==> flow/design.v <==
module grid_interface (
    input logic clk, reset_n,            
    input logic [199:0] grid_state,      
    input  logic avs_read,                           
    output logic [31:0] avs_readdata,                
    input  logic [4:0] avalon_slave_0_address        
);
    always_ff @(posedge clk) begin
        if (avs_read) begin
            case (avalon_slave_0_address)
                5'd0:  avs_readdata <= {22'd0, grid_state[9:0]};
                5'd1:  avs_readdata <= {22'd0, grid_state[19:10]};
                5'd2:  avs_readdata <= {22'd0, grid_state[29:20]};
                5'd3:  avs_readdata <= {22'd0, grid_state[39:30]};
                5'd4:  avs_readdata <= {22'd0, grid_state[49:40]};
                5'd5:  avs_readdata <= {22'd0, grid_state[59:50]};
                5'd6:  avs_readdata <= {22'd0, grid_state[69:60]};
                5'd7:  avs_readdata <= {22'd0, grid_state[79:70]};
                5'd8:  avs_readdata <= {22'd0, grid_state[89:80]};
                5'd9:  avs_readdata <= {22'd0, grid_state[99:90]};
                5'd10: avs_readdata <= {22'd0, grid_state[109:100]};
                5'd11: avs_readdata <= {22'd0, grid_state[119:110]};
                5'd12: avs_readdata <= {22'd0, grid_state[129:120]};
                5'd13: avs_readdata <= {22'd0, grid_state[139:130]};
                5'd14: avs_readdata <= {22'd0, grid_state[149:140]};
                5'd15: avs_readdata <= {22'd0, grid_state[159:150]};
                5'd16: avs_readdata <= {22'd0, grid_state[169:160]};
                5'd17: avs_readdata <= {22'd0, grid_state[179:170]};
                5'd18: avs_readdata <= {22'd0, grid_state[189:180]};
                5'd19: avs_readdata <= {22'd0, grid_state[199:190]};
                default: avs_readdata <= 32'd0;
            endcase
        end
    end
endmodule
# Reports on grid_interface
# Tool output for the design above, in the order of the flow.
# Lines are those of the file above, counted from 1.
# Operators: Yosys type, input widths -> output width; for muxes data width and select width s.
# Cell names lack the library's common part.
setup:
  top_module: "grid_interface"
  clock_port: "clk"
  cell_library: "sky130hd"
  pvt_corner: "tt_025C_1v80"

# Word level
# Yosys after proc, flatten, opt, wreduce and memory -nomap, before mapping. Enables and synchronous resets that opt folds into registers are not counted as muxes. Memory bits, and registers merged into a memory's read port (data or address), are not among the register bits. Print and check cells are not counted. Equal cells are merged and count once.
word_totals:
  register_bits: 32
  in_bits: 208
  output_inout_bits: 32
  wordCells: 22
classes:
  n_eq: 19
  n_mux: 1
  reduce_and_logical: 1
ops:
  columns: ["operator", "count"]
  rows:
  - ["$pmux 10 s20", 1]
  - ["$eq 5x4->1 const B", 8]
  - ["$eq 5x3->1 const B", 4]
  - ["$eq 5x5->1 const B", 4]
  - ["$eq 5x2->1 const B", 2]
  - ["$eq 5x1->1 const B", 1]
  - ["$logic_not 5->1", 1]

# Depth
# Depth = most cells in a row (Yosys ltp): at word level without a register or memory, in the mapped netlist without a sequential cell, where the memories' decode and read muxes count.
depth:
  ltp_word: 2
  ABC_AREA: 0
  mapped_depth: 8
  ltp_nobuf: 5

# After synthesis
# Source: synth_stat.txt of the flow (Yosys; design flattened, memories mapped). It holds for the ABC_AREA given above (unset counts as 0); a run with the other value may have another netlist.
mapped:
  mapped_cells: 278
  area_um2: 2190.9
  seq_area_um2: 300.3
  ffs: 10
  buffers: 40
by_type:
  columns: ["cell", "count", "area_total_um2"]
  rows:
  - ["edfxtp_1", 10, 300.288]
  - ["a22oi_1", 33, 247.738]
  - ["buf_4", 28, 210.202]
  - ["mux2i_1", 19, 190.182]
  - ["mux2_2", 10, 112.608]
  - ["nor2_1", 27, 101.347]
  - ["a32oi_1", 11, 96.342]
  - ["a22o_1", 8, 70.067]
  - ["nand4_1", 11, 68.816]
  - ["a221oi_1", 6, 52.55]
  - ["nor4_1", 8, 50.048]
  - ["nand2_1", 13, 48.797]
  - ["a21oi_1", 9, 45.043]
  - ["buf_6", 4, 45.043]
  - ["nor3_1", 9, 45.043]
  - ["nand3b_1", 5, 37.536]
  - ["and4_1", 4, 35.034]
  - ["buf_2", 7, 35.034]
# Other cell types: 33; their cells: 56.

# Timing after synthesis
# Path of least setup slack by OpenSTA after synthesis, without wires, with an ideal clock, recovery checks aside; 20% of the period is set as input and as output delay. Where synthesis merged equal registers, the netlist keeps one of their names.
synth_path:
  kind: "input to register"
  startpoint: "input avalon_slave_0_address[4]"
  endpoint: "register avs_readdata[9]"
  clock_period_ns: 2.63
  input_delay_ns: 0.526
  setup_ns: 0.280
  t_first_pin_ns: 0.526
  arrival_ns: 1.690
  required_ns: 2.350
  slack_ns: 0.661
  delay_ns: 1.444
  stages: 7
  path_buffers: 3
  period_less_setup_slack_ns: 1.969
# "delay_ns" is the arrival time less input delay plus setup time.
# "stages": output pins that drive a net of the path, with the launching flip-flop's if there is one; two outputs of one cell count as two.
# "period_less_setup_slack_ns" is the clock period less the worst setup slack; recovery checks do not enter. This is arithmetic on one report: input and output delays are still those of the set period (20% each).
# The rows between start and end are the longest chain of elaborated cells between them; the timing report does not say that the signal goes this way. Where chains are equally long, one stands for them.
# Each line given opens the expression or statement behind the cell; cells for indexed reads and writes are added by Yosys, which also makes memories of some case tables.
# At most two assigning lines are given for a register; there are more.
synth_between:
  cell_sequence: "buf_4 > buf_2 > buf_2 > mux2i_1 > nor4_1 > a2111oi_0 > nand4_1"
  elab_chain_cells: 2
  cells_between: 21
  cone_lines: 1
  classes_between: "eq/ne: 19; mux: 1; reduce/logical: 1"
synth_lines:
  columns: ["element", "line_no", "text"]
  rows:
  - ["start: declaration", 6, "input  logic [4:0] avalon_slave_0_address"]
  - ["$eq 5x5->1", 10, "case (avalon_slave_0_address)"]
  - ["$pmux 10 s20", 10, null]
  - ["end: assignment", 11, "5'd0:  avs_readdata <= {22'd0, grid_state[9:0]};"]
  - ["end: assignment", 12, "5'd1:  avs_readdata <= {22'd0, grid_state[19:10]};"]
  - ["end: declaration", 5, "output logic [31:0] avs_readdata,"]

# Timing after layout
# Path of least setup slack in the final report of job 1 (OpenROAD, finished layout, wires in). Where an end is a register, its clock arrival counts in the times.
layout_path:
  kind: "input to register"
  startpoint: "input avalon_slave_0_address[0]"
  endpoint: "register avs_readdata[9]"
  clock_period_ns: 3.0
  input_delay_ns: 0.60
  setup_ns: 0.14
  t_first_pin_ns: 0.60
  arrival_ns: 3.01
  required_ns: 3.10
  slack_ns: 0.09
  stages: 7
  path_buffers: 2
# The rows between start and end are the longest chain of elaborated cells between them; the timing report does not say that the signal goes this way. Where chains are equally long, one stands for them.
# At most two assigning lines are given for a register; there are more.
layout_between:
  cell_sequence: "clkdlybuf4s50_1 > buf_6 > nor3_1 > and3_1 > a221oi_1 > and4_1 > nand4_1"
  elab_chain_cells: 2
  cells_between: 21
  cone_lines: 1
  classes_between: "eq/ne: 19; mux: 1; reduce/logical: 1"
layout_lines:
  columns: ["element", "line_no", "text"]
  rows:
  - ["start: declaration", 6, "input  logic [4:0] avalon_slave_0_address"]
  - ["$eq 5x5->1", 10, "case (avalon_slave_0_address)"]
  - ["$pmux 10 s20", 10, null]
  - ["end: assignment", 11, "5'd0:  avs_readdata <= {22'd0, grid_state[9:0]};"]
  - ["end: assignment", 12, "5'd1:  avs_readdata <= {22'd0, grid_state[19:10]};"]
  - ["end: declaration", 5, "output logic [31:0] avs_readdata,"]

# Below are 2 stored runs of the flow (Yosys, OpenROAD; platform sky130hd) on grid_interface, each with its settings and what was measured, unordered. Constraints: input delay and output delay 20% of the set period each, output load 0.01 pF.
# "worst_path_ns" is the time allowed to the run's worst setup path (the clock period less input and output delay, where it has them) less its slack. Clock arrival times count: a late capture clock shortens it, a late launch clock lengthens it.
runs:
  - name: "job 1"
    settings:
      period_ns: 3.0
      CORE_UTILIZATION: 17
      PLACE_DENSITY: 0.67
      CORE_ASPECT_RATIO: 0.77
      CORE_MARGIN: 6
      CELL_PAD_IN_SITES_GLOBAL_PLACEMENT: 3
      CELL_PAD_IN_SITES_DETAIL_PLACEMENT: 0
      TNS_END_PERCENT: 45
      GPL_TIMING_DRIVEN: 0
      CTS_CLUSTER_SIZE: 30
      SLEW_MARGIN: 25
      MIN_ROUTING_LAYER: "met2"
      MAX_ROUTING_LAYER: "met5"
      CAP_MARGIN: 20
    results:
      post_route_stdcell_area_um2: 4733.3
      setup_worst_slack_ns: 0.091
      worst_path_ns: 2.31
      worstPathKind: "input to register"
      die_area_um2: 15779.0
      post_synth_area_um2: 2190.9
      final_hold_ws_ns: 1.045
  - name: "job 2"
    settings:
      period_ns: 3.23
      CORE_UTILIZATION: 53
      PLACE_DENSITY_LB_ADDON: 0.01
      HOLD_SLACK_MARGIN: 0.09
      CELL_PAD_IN_SITES_GLOBAL_PLACEMENT: 0
      CELL_PAD_IN_SITES_DETAIL_PLACEMENT: 2
      ABC_AREA: 1
      GPL_ROUTABILITY_DRIVEN: 0
      CTS_CLUSTER_DIAMETER: 152
      MIN_ROUTING_LAYER: "met1"
      MAX_ROUTING_LAYER: "met5"
      CAP_MARGIN: 20
      CORE_MARGIN: 2
      SLEW_MARGIN: 20
    outcome: "did not finish, placement stopped with FLW-0024"
